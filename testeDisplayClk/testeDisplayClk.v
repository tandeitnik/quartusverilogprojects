==> flow/design.v <==
module testeDisplayClk (clk, display, d,b);
	input clk;
	output reg [7:0] display;
	output reg [7:0] d;
	output reg [3:0] b;
	initial begin
		display = 8'b11111110;
		d = 8'b11000000;
		b = 4'd0;
	end
	always @(negedge clk) begin
		d = 8'b11111111;  
		case (display)
			8'b01111111: display = display << 1;
			default: display = (display << 1) + 8'd1;
		endcase
		case (b)
			4'd7: b = 4'd0;
			default: b = b + 4'd1;
		endcase
		case (b)
			4'd0: d = 8'b11000000;  
			4'd1: d = 8'b11111001;  
			4'd2: d = 8'b10100100;  
			4'd3: d = 8'b10110000;  
			4'd4: d = 8'b10011001;  
			4'd5: d = 8'b10010010;  
			4'd6: d = 8'b10000010;  
			4'd7: d = 8'b11111000;  
			4'd8: d = 8'b10000000;  
			4'd9: d = 8'b10010000;  
		endcase
	end	
endmodule
From RTL to reports: testeDisplayClk
Tool output for the design above, in the order of the flow. Line numbers count from 1 in the design file above. Operators carry their Yosys type and port widths (W data, S select, Z words). The mark -- stands for no value.

Top: testeDisplayClk. Clock: clk. Library: sky130hd. Timing corner: tt_025C_1v80.

After elaboration
Source: Yosys, flattened and elaborated, memories not mapped. Widths are those after wreduce. Print and check cells do not count. Equal cells are merged and count once. Yosys's memory passes give these memory sizes; they may raise the number of words (mostly to a power of two), join words into wider ones and drop unused or constant bits.

The entry for register bits after elaboration reads 20. For memory bits (read-only) the number is 112. Under word width x clocked read ports stands 7. The figure for memories is 1. Bits of input ports: 1. Output and inout port bits: 20.

Memory list: (name not given) (words 16, width 7, read ports 1, wr ports 0, RTL line 21) `case (b)`.

The figure for $add $sub $neg is 2. For equality and inequality tests the number is 2. Under mux-type cells stands 2.

Operator list (count): $add A8 B1 Y8 const B (1); $eq A8 B7 Y1 const B (1); $mux W8 (1); $add A4 B1 Y4 const B (1); $eq A4 B3 Y1 const B (1); $mux W4 (1).

Logic depth
Depth = most cells in a row (Yosys ltp): at word level without a register or memory, in the mapped netlist without a sequential cell, where the memories' decode and read muxes count.

The figure for word-level depth is 2. Under ABC_AREA stands 1. Under depth in mapped cells stands 8. Depth with buffers taken out: 8.

Mapped cells and area
The flow's flattened synthesis, as Yosys stat reports it; memories are mapped. The netlist is that of the ABC_AREA named above (0 if unset); the other value can give another one.

Cells by type: sky130_fd_sc_hd__dfxtp_1 (count 19, total area 380.365 um^2); sky130_fd_sc_hd__nand2_1 (count 26, total area 97.594 um^2); sky130_fd_sc_hd__ha_1 (count 6, total area 75.072 um^2); sky130_fd_sc_hd__inv_1 (count 10, total area 37.536 um^2); sky130_fd_sc_hd__nand2_4 (count 3, total area 33.782 um^2); sky130_fd_sc_hd__nand3_1 (count 4, total area 20.019 um^2); sky130_fd_sc_hd__nor2_1 (count 4, total area 15.014 um^2); sky130_fd_sc_hd__nand2_2 (count 2, total area 12.512 um^2); sky130_fd_sc_hd__nand4_1 (count 2, total area 12.512 um^2); sky130_fd_sc_hd__buf_4 (count 1, total area 7.507 um^2); sky130_fd_sc_hd__inv_2 (count 2, total area 7.507 um^2); sky130_fd_sc_hd__a31oi_1 (count 1, total area 6.256 um^2); sky130_fd_sc_hd__or2_1 (count 1, total area 6.256 um^2); sky130_fd_sc_hd__o21ai_0 (count 1, total area 5.005 um^2); sky130_fd_sc_hd__o21ai_1 (count 1, total area 5.005 um^2); sky130_fd_sc_hd__conb_1 (count 1, total area 3.754 um^2).

For standard cells after synthesis the number is 84. Under mapped area stands 725.7 um^2. Sequential area: 380.4 um^2. Under flip-flop cells stands 19. Buffers: 1.

--- measured runs ---
Flow measurements of testeDisplayClk on sky130hd: 2 stored runs with different settings, listed in no order. Input and output delays are each 20% of the period that was set; the output load is 0.01 pF. "power consumption": no workload was simulated; the value follows from the tool's default switching activity.

Files of entry A:
==> flow/run.sh <==
#!/bin/bash
# the make line also repeats the synthesis and layout settings of config.mk as NAME=value (left out here)
make -C /OpenROAD-flow-scripts/flow DESIGN_CONFIG=/design/flow/config.mk WORK_HOME=/design/flow/orfs CLKGATE_MAP_FILE= finish
==> flow/config.mk <==
export PLATFORM = sky130hd
export DESIGN_NAME = testeDisplayClk
export DESIGN_NICKNAME = testeDisplayClk
export VERILOG_FILES = /design/flow/design.v
export SDC_FILE = /design/flow/constraint.sdc
export NUM_CORES = 4
export LEC_CHECK = 0
export ABC_AREA = 1
export CAP_MARGIN = 30
export CELL_PAD_IN_SITES_DETAIL_PLACEMENT = 2
export CORE_MARGIN = 4
export CORE_UTILIZATION = 48
export MAX_ROUTING_LAYER = met4
export PLACE_DENSITY_LB_ADDON = 0.19
export SLEW_MARGIN = 20
==> flow/constraint.sdc <==
create_clock -name core_clock -period 1.98 [get_ports {clk}]
set_input_delay 0.3960 -clock core_clock [delete_from_list [all_inputs] [get_ports {clk}]]
set_output_delay 0.3960 -clock core_clock [all_outputs]
set_load 0.01 [all_outputs]

Outcome of entry A: not finished: placement ended with error DPL-0033.

Files of entry B:
==> flow/run.sh <==
#!/bin/bash
# the make line also repeats the synthesis and layout settings of config.mk as NAME=value (left out here)
make -C /OpenROAD-flow-scripts/flow DESIGN_CONFIG=/design/flow/config.mk WORK_HOME=/design/flow/orfs CLKGATE_MAP_FILE= finish
==> flow/config.mk <==
export PLATFORM = sky130hd
export DESIGN_NAME = testeDisplayClk
export DESIGN_NICKNAME = testeDisplayClk
export VERILOG_FILES = /design/flow/design.v
export SDC_FILE = /design/flow/constraint.sdc
export NUM_CORES = 4
export LEC_CHECK = 0
export ABC_AREA = 0
export CAP_MARGIN = 20
export CORE_ASPECT_RATIO = 1.44
export CORE_MARGIN = 2
export CORE_UTILIZATION = 48
export CTS_CLUSTER_SIZE = 55
export GPL_ROUTABILITY_DRIVEN = 1
export MIN_ROUTING_LAYER = met1
export PLACE_DENSITY = 0.51
export SETUP_SLACK_MARGIN = 0.22
export SLEW_MARGIN = 20
export TNS_END_PERCENT = 40
==> flow/constraint.sdc <==
create_clock -name core_clock -period 1.55 [get_ports {clk}]
set_input_delay 0.3100 -clock core_clock [delete_from_list [all_inputs] [get_ports {clk}]]
set_output_delay 0.3100 -clock core_clock [all_outputs]
set_load 0.01 [all_outputs]

Results of entry B. The measured worst setup slack after layout is -383 ps. The die footprint comes to 2030.8 um^2. The measured post-synthesis cell area is 807.0 um^2. The measured standard-cell area after layout is 1277.5 um^2. The measured final utilization is 82.3%. The power consumption stands at 946 µW. The worst-case hold slack is 449 ps. The sum of negative setup slack reads -6265 ps.
--- end ---
